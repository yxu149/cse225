==> flow/design.v <==
module lcd_controller (
  input  [0:0] fpga_clk_i, 
  input  [0:0] fpga_reset_i, 
  input  [0:0] button_next_i, 
  input  [0:0] button_ok_i, 
  input  [0:0] button_prev_i, 
  output [0:0] valid_o, 
  output [7:0] lcd_data_o, 
  output [0:0] lcd_reset_o, 
  output [0:0] lcd_enable_o 
  );
  reg [0:0] lcd_reset, lcd_enable; 
  reg [7:0] lcd_data; 
  assign lcd_data_o = lcd_data; 
  assign lcd_reset_o = lcd_reset; 
  assign lcd_enable_o = lcd_enable; 
  reg [0:0] button_next, button_prev, button_ok; 
  enum {INIT, PAGE_1, PAGE_2, PAGE_3, PAGE_4, ERROR} State;
  reg [3:0] char_index;  
  reg [0:0] line_index;  
  int step; 
  always_ff @(posedge fpga_clk_i) begin
    step <= step + 1; 
  end
  always_ff @(posedge fpga_clk_i) begin
    case (step) 
       0: begin
        lcd_data <= 8'b00110000;
        lcd_reset <= 1'b0; 
        lcd_enable <= 1'b1; 
      end
       4: begin 
        lcd_data <= 8'b00011100;
        lcd_reset <= 1'b0; 
        lcd_enable <= 1'b1; 
      end
       6: begin
        lcd_data <= 8'b11100000;
        lcd_reset <= 1'b0; 
        lcd_enable <= 1'b1;  
      end
       8: begin
        lcd_data <= 8'b10000000;
        lcd_reset <= 1'b0; 
        lcd_enable <= 1'b1; 
      end
      10: begin
        lcd_data <= 8'b00000001;
        lcd_reset <= 1'b0; 
        lcd_enable <= 1'b1; 
      end
      20: begin
        lcd_data <= 8'b01001000;
        lcd_reset <= 1'b1; 
        lcd_enable <= 1'b1; 
      end
      22: begin
        lcd_data <= 8'h65;
        lcd_reset <= 1'b1; 
        lcd_enable <= 1'b1; 
      end
      24: begin
        lcd_data <= 8'h6C;
        lcd_reset <= 1'b1; 
        lcd_enable <= 1'b1; 
      end
      26: begin
        lcd_data <= 8'h6C;
        lcd_reset <= 1'b1; 
        lcd_enable <= 1'b1; 
      end
      28: begin
        lcd_data <= 8'h6F;
        lcd_reset <= 1'b1; 
        lcd_enable <= 1'b1; 
      end
      30: begin
        lcd_data <= 8'h2C;
        lcd_reset <= 1'b1; 
        lcd_enable <= 1'b1; 
      end
      32: begin
        lcd_data <= 8'h20;
        lcd_reset <= 1'b1; 
        lcd_enable <= 1'b1; 
      end
      34: begin
        lcd_data <= 8'h77;
        lcd_reset <= 1'b1; 
        lcd_enable <= 1'b1; 
      end
      36: begin
        lcd_data <= 8'h6F;
        lcd_reset <= 1'b1; 
        lcd_enable <= 1'b1; 
      end
      38: begin
        lcd_data <= 8'h72;
        lcd_reset <= 1'b1; 
        lcd_enable <= 1'b1; 
      end
      40: begin
        lcd_data <= 8'h6C; 
        lcd_reset <= 1'b1; 
        lcd_enable <= 1'b1; 
      end
      42: begin
        lcd_data <= 8'h64;
        lcd_reset <= 1'b1; 
        lcd_enable <= 1'b1; 
      end
      50: begin
        lcd_data <= 8'h00; 
        lcd_reset <= 1'b0; 
        lcd_enable <= 1'b0; 
      end
      default : begin
        if (step >= 0 && step < 20) begin
          lcd_reset <= 1'b0; 
        end
        else begin
          lcd_reset <= 1'b1; 
        end
        lcd_data <= lcd_data_o; 
        lcd_enable <= lcd_enable_o; 
      end
    endcase 
  end
endmodule
module top
  (input [0:0] clk_12mhz_i
  ,input [0:0] reset_n_async_unsafe_i
  ,input [3:1] button_async_unsafe_i
  ,input  [7:2] pmod_1b
  ,output [7:0] data_o
  ,output reset_o
  ,output enable_o
   );
   wire reset_n_sync_r;
   wire reset_sync_r;
   wire reset_r;  
   dff
     #()
   sync_a
     (.clk_i(clk_12mhz_i)
     ,.reset_i(1'b0)
     ,.d_i(reset_n_async_unsafe_i)
     ,.q_o(reset_n_sync_r));
   inv
     #()
   inv
     (.a_i(reset_n_sync_r)
     ,.b_o(reset_sync_r));
   dff
     #()
   sync_b
     (.clk_i(clk_12mhz_i)
     ,.reset_i(1'b0)
     ,.d_i(reset_sync_r)
     ,.q_o(reset_r));
  reg button_reset, button_next, button_prev, button_ok, button_unused; 
  reg signal_reset, valid_i; 
  assign button_reset = pmod_1b[7]; 
  assign signal_reset = (button_reset || reset_r); 
  lcd_controller lcd_ctrl (
    .fpga_clk_i(clk_12mhz_i), 
    .fpga_reset_i(signal_reset), 
    .button_next_i(pmod_1b[4]), 
    .button_ok_i(pmod_1b[5]), 
    .button_prev_i(pmod_1b[6]), 
    .valid_o(valid_i), 
    .lcd_data_o(data_o), 
    .lcd_reset_o(reset_o), 
    .lcd_enable_o(enable_o)
  ); 
endmodule
module dff
  #(parameter [0:0] reset_val_p = 1'b0)
  (input [0:0] clk_i
  ,input [0:0] reset_i  
  ,input [0:0] d_i
  ,output [0:0] q_o);
   logic [0:0] q_r;
   always_ff @(posedge clk_i) begin
      if(reset_i) begin  
	q_r <= reset_val_p;
      end else begin
	q_r <= d_i;
      end
   end
   assign q_o = q_r;
endmodule
module inv
  (input [0:0] a_i
  ,output [0:0] b_o);
   assign b_o = ~a_i;
endmodule
-- From RTL to reports: top
What the tools print for top, step after step.
Lines are those of the file above, counted from 1.
The mark n/a stands for no value.
- top module: top
- clock port: clk_12mhz_i
- standard-cell library: sky130hd
- corner: tt_025C_1v80

-- Word-level counts
Counts by Yosys on the flattened word-level netlist (proc, flatten, opt, wreduce; memories kept). Register bits leave out memories and registers merged into their read ports (data or address). Print and check cells are left out. Cells with the same type and inputs are merged into one.
- noted $mul: 0
- noted add/sub/neg operators: 1
- bitwise logic cells: 0
- order comparisons: 2
- noted equality and inequality tests: 17
- noted divide/modulo/power cells: 0
- muxes and demuxes: 4
- noted reductions and logical operators: 9
- shift operators at 0
- operators by type and width (operator ; number):
    equality test 32 x 6 -> 1 bit with constant B ; 7
    equality test 32 x 5 -> 1 bit with constant B ; 6
    parallel mux 8 bit (select 15 bit) ; 1
    equality test 32 x 3 -> 1 bit with constant B ; 2
    equality test 32 x 4 -> 1 bit with constant B ; 2
    >= comparator 32 x 1 -> 1 bit with constant B ; 1
    adder 32 x 2 -> 32 bit with constant B ; 1
    less-than comparator 32 x 6 -> 1 bit with constant B ; 1
    zero test 32 bit ; 1
    OR reduction 17 bit ; 1
    nonzero test 15 bit ; 1
    OR reduction 12 bit ; 1
    OR reduction 6 bit ; 1
    parallel mux 1 bit (select 2 bit) ; 2
    OR reduction 3 bit ; 1
    nonzero test 2 bit ; 1
    OR reduction 2 bit ; 1
    logical AND 1 bit ; 1
    2-to-1 mux 1 bit ; 1
- noted memories: 0
- noted ROM bits: 0
- output and inout port bits at 10
- bits in latches: 0
- noted bits in registers: 42
- cells after elaboration: 37
- noted word width x clocked read ports: 0
- noted input bits: 11
- bits in writable memories at 0

-- Longest topological paths
Longest topological path by Yosys (ltp), each cell counted once; first at word level (registers and memories cut), then after technology mapping (sequential cells cut; the memories' decode and read muxes count).
- noted depth after elaboration: 4
- ABC_AREA at 0
- depth in mapped cells: 8
- gate-level depth less buffers: 7

-- Netlist
Yosys stat after the flow's synthesis: flattened, memories mapped to cells. It holds for the ABC_AREA given above (unset counts as 0); a run with the other value may have another netlist.
- chip area (Yosys) at 2074.5 µm²
- noted cells in the netlist: 218
- area of sequential cells: 930.9 µm²
- mapped flip-flops: 42
- buffers: 13
- cells by type (cell type ; number ; area in all (µm²)):
    sky130_fd_sc_hd__dfxtp_1 ; 33 ; 660.634
    sky130_fd_sc_hd__edfxtp_1 ; 9 ; 270.259
    sky130_fd_sc_hd__xnor2_1 ; 25 ; 218.96
    sky130_fd_sc_hd__nand3_1 ; 18 ; 90.086
    sky130_fd_sc_hd__nand2_1 ; 21 ; 78.826
    sky130_fd_sc_hd__nand4_1 ; 10 ; 62.56
    sky130_fd_sc_hd__nor4b_4 ; 2 ; 47.546
    sky130_fd_sc_hd__xor2_1 ; 5 ; 43.792
    sky130_fd_sc_hd__a21oi_1 ; 8 ; 40.038
    sky130_fd_sc_hd__ha_1 ; 3 ; 37.536
    sky130_fd_sc_hd__nand3b_1 ; 5 ; 37.536
    sky130_fd_sc_hd__nor4_1 ; 6 ; 37.536
    sky130_fd_sc_hd__and4_1 ; 4 ; 35.034
    sky130_fd_sc_hd__and3_1 ; 5 ; 31.28
    sky130_fd_sc_hd__o21ai_0 ; 6 ; 30.029
    sky130_fd_sc_hd__nor2_1 ; 7 ; 26.275
    sky130_fd_sc_hd__a31oi_1 ; 4 ; 25.024
    sky130_fd_sc_hd__buf_2 ; 5 ; 25.024
Not listed: further types 24, cells in them 42.
By module: a second synthesis without flattening, with its own total; a netlist apart from the flattened one above.
- cells (unflattened synthesis) at 248
- area total of the unflattened synthesis at 2242.2 µm²
Each row is one instance without its submodules.
- modules (module ; sequential area (µm²) ; cells ; area (µm²) ; times used):
    lcd_controller ; 930.9 ; 241 ; 2160.8 ; 1
    dff ; 20.0 ; 2 ; 33.8 ; 2
    top ; 0.0 ; 2 ; 10.0 ; 1
    inv ; 0.0 ; 1 ; 3.8 ; 1

-- Timing after synthesis
Source: OpenSTA report_checks on the synthesized netlist (no wires, ideal clock, input and output delay 20% of the period each), path of least setup slack; recovery checks are left aside. Register names are those of the netlist, which keeps one name where synthesis merged equal registers.
- path type: register to register
- start point: register lcd_ctrl.step[0]
- end point: register lcd_ctrl.lcd_data[0]
- period at 3.08 ns
- path buffers: 1
- time at the first pin at 0.000 ns
- arrival time at 1.830 ns
- stages on the path at 9
- path slack: 0.873 ns
- data required time at 2.702 ns
- library setup time at 0.378 ns
- delay of the path: 2.208 ns
- period reached after synthesis at 2.207 ns
"delay of the path" is the arrival time less input delay plus setup time.
"stages on the path" counts driving pins, that of a launching flip-flop among them; a cell with two outputs on the path counts twice.
"period reached after synthesis" is the clock period less the worst setup slack; recovery checks do not enter. This is arithmetic on one report: input and output delays are still those of the set period (20% each).
Between the ends stands the longest chain of elaborated cells between them, by number of cells; it is not shown to be the way that was timed. Of several equally long chains one is given.
A line is the first line of the expression or statement that the cell stems from. Yosys adds cells for indexed reads and writes and turns some case tables into memories.
A register here has more assigning lines than the two given.
The path ends at the enable pin of a flip-flop; only ways to that pin are counted.
- path through: sky130_fd_sc_hd__dfxtp_1 sky130_fd_sc_hd__inv_1 sky130_fd_sc_hd__ha_1 sky130_fd_sc_hd__clkbuf_1 sky130_fd_sc_hd__o21ai_0 sky130_fd_sc_hd__o21ai_0 sky130_fd_sc_hd__nand3_1 sky130_fd_sc_hd__o31a_1 sky130_fd_sc_hd__a31oi_1
- noted length of the longest elaborated chain: 3
- elaborated cells on any way between the ends: 21
- RTL lines with such cells at 1
- those cells by class: 17 x eq/ne; 4 x reduce/logical
- ends and longest elaborated chain, after synthesis (element ; RTL line ; RTL):
    start: declaration ; 21 ; int step;
    start: assignment ; 23 ; step <= step + 1;
    equality test 32 x 5 -> 1 bit ; 26 ; case (step)
    OR reduction 2 bit ; n/a ;
    nonzero test 15 bit ; n/a ;
    end: assignment ; 28 ; lcd_data <= 8'b00110000;
    end: assignment ; 124 ; lcd_data <= lcd_data_o;
    end: declaration ; 13 ; reg [7:0] lcd_data;

-- Path in the finished layout
From the final timing report of stored run 1: the path of least setup slack in the routed layout; clock arrival at registers is part of the times.
- path type: register to register
- start point: register lcd_ctrl.step[6]
- end point: register lcd_ctrl.lcd_enable
- arrival time at 1.81 ns
- path slack: 0.34 ns
- library setup time at 0.29 ns
- time at the first pin at 0.29 ns
- path buffers: 1
- period at 2.15 ns
- stages on the path at 7
- data required time at 2.15 ns
Between the ends stands the longest chain of elaborated cells between them, by number of cells; it is not shown to be the way that was timed. Of several equally long chains one is given.
A register here has more assigning lines than the two given.
The path ends at the enable pin of a flip-flop; only ways to that pin are counted.
- path through: sky130_fd_sc_hd__dfxtp_4 sky130_fd_sc_hd__or3_4 sky130_fd_sc_hd__o21ai_2 sky130_fd_sc_hd__a21oi_2 sky130_fd_sc_hd__nand3b_1 sky130_fd_sc_hd__buf_4 sky130_fd_sc_hd__a31oi_2
- noted length of the longest elaborated chain: 3
- elaborated cells on any way between the ends: 20
- RTL lines with such cells at 1
- those cells by class: 17 x eq/ne; 3 x reduce/logical
- ends and longest elaborated chain, post-layout (element ; RTL line ; RTL):
    start: declaration ; 21 ; int step;
    start: assignment ; 23 ; step <= step + 1;
    zero test 32 bit ; 26 ; case (step)
    OR reduction 17 bit ; n/a ;
    nonzero test 2 bit ; n/a ;
    end: assignment ; 30 ; lcd_enable <= 1'b1;
    end: assignment ; 125 ; lcd_enable <= lcd_enable_o;
    end: declaration ; 12 ; reg [0:0] lcd_reset, lcd_enable;

# Flow runs of top

2 stored runs of top in the flow (synthesis by Yosys, layout by OpenROAD, sky130hd cells), in arbitrary order. Constraints: input delay and output delay 20% of the set period each, output load 0.01 pF.
"clock period achieved" = clock period - worst setup slack. The figure is calculated, with input and output delays left at 20% of the set period.
"time on the worst setup path": the worst setup path's part of the clock period (all of it between registers, 20% less for each end at a port) less its slack. A launch clock that arrives late makes it longer, a capture clock that arrives late makes it shorter.

Stored run 1

==> flow/run.sh <==
#!/bin/bash
# the make line also repeats the synthesis and layout settings of config.mk as NAME=value (left out here)
make -C /OpenROAD-flow-scripts/flow DESIGN_CONFIG=/design/flow/config.mk WORK_HOME=/design/flow/orfs CLKGATE_MAP_FILE= finish
==> flow/config.mk <==
export PLATFORM = sky130hd
export DESIGN_NAME = top
export DESIGN_NICKNAME = top
export VERILOG_FILES = /design/flow/design.v
export SDC_FILE = /design/flow/constraint.sdc
export NUM_CORES = 4
export LEC_CHECK = 0
export ABC_AREA = 0
export CAP_MARGIN = 5
export CELL_PAD_IN_SITES_GLOBAL_PLACEMENT = 0
export CORE_MARGIN = 2
export CORE_UTILIZATION = 19
export GPL_ROUTABILITY_DRIVEN = 0
export MAX_ROUTING_LAYER = met5
export PLACE_DENSITY_LB_ADDON = 0.13
export SETUP_SLACK_MARGIN = 0.51
export SLEW_MARGIN = 20
export TNS_END_PERCENT = 70
==> flow/constraint.sdc <==
create_clock -name core_clock -period 2.15 [get_ports {clk_12mhz_i}]
set_input_delay 0.4300 -clock core_clock [delete_from_list [all_inputs] [get_ports {clk_12mhz_i}]]
set_output_delay 0.4300 -clock core_clock [all_outputs]
set_load 0.01 [all_outputs]

Measured in stored run 1:
- noted the area of the die: 11770.1 µm²
- total negative setup slack: 0.000 ns
- time on the worst setup path at 1.81 ns
- critical path type: register to register
- final worst hold slack: 0.460 ns
- netlist area reported by Yosys: 2074.5 µm²
- noted the clock period achieved: 1.805 ns
- worst setup slack after layout: 0.345 ns
- post-route utilization: 28.3 %

Stored run 2

==> flow/run.sh <==
#!/bin/bash
# the make line also repeats the synthesis and layout settings of config.mk as NAME=value (left out here)
make -C /OpenROAD-flow-scripts/flow DESIGN_CONFIG=/design/flow/config.mk WORK_HOME=/design/flow/orfs CLKGATE_MAP_FILE= finish
==> flow/config.mk <==
export PLATFORM = sky130hd
export DESIGN_NAME = top
export DESIGN_NICKNAME = top
export VERILOG_FILES = /design/flow/design.v
export SDC_FILE = /design/flow/constraint.sdc
export NUM_CORES = 4
export LEC_CHECK = 0
export CAP_MARGIN = 20
export CORE_MARGIN = 2
export CORE_UTILIZATION = 40
export SETUP_SLACK_MARGIN = 0.37
export SLEW_MARGIN = 20
==> flow/constraint.sdc <==
create_clock -name core_clock -period 2.64 [get_ports {clk_12mhz_i}]
set_input_delay 0.5280 -clock core_clock [delete_from_list [all_inputs] [get_ports {clk_12mhz_i}]]
set_output_delay 0.5280 -clock core_clock [all_outputs]
set_load 0.01 [all_outputs]

Measured in stored run 2:
- noted the area of the die: 5778.3 µm²
- total negative setup slack: 0.000 ns
- time on the worst setup path at 2.11 ns
- critical path type: register to register
- final worst hold slack: 0.484 ns
- netlist area reported by Yosys: 2074.5 µm²
- noted the clock period achieved: 2.108 ns
- worst setup slack after layout: 0.532 ns
- post-route utilization: 47.9 %
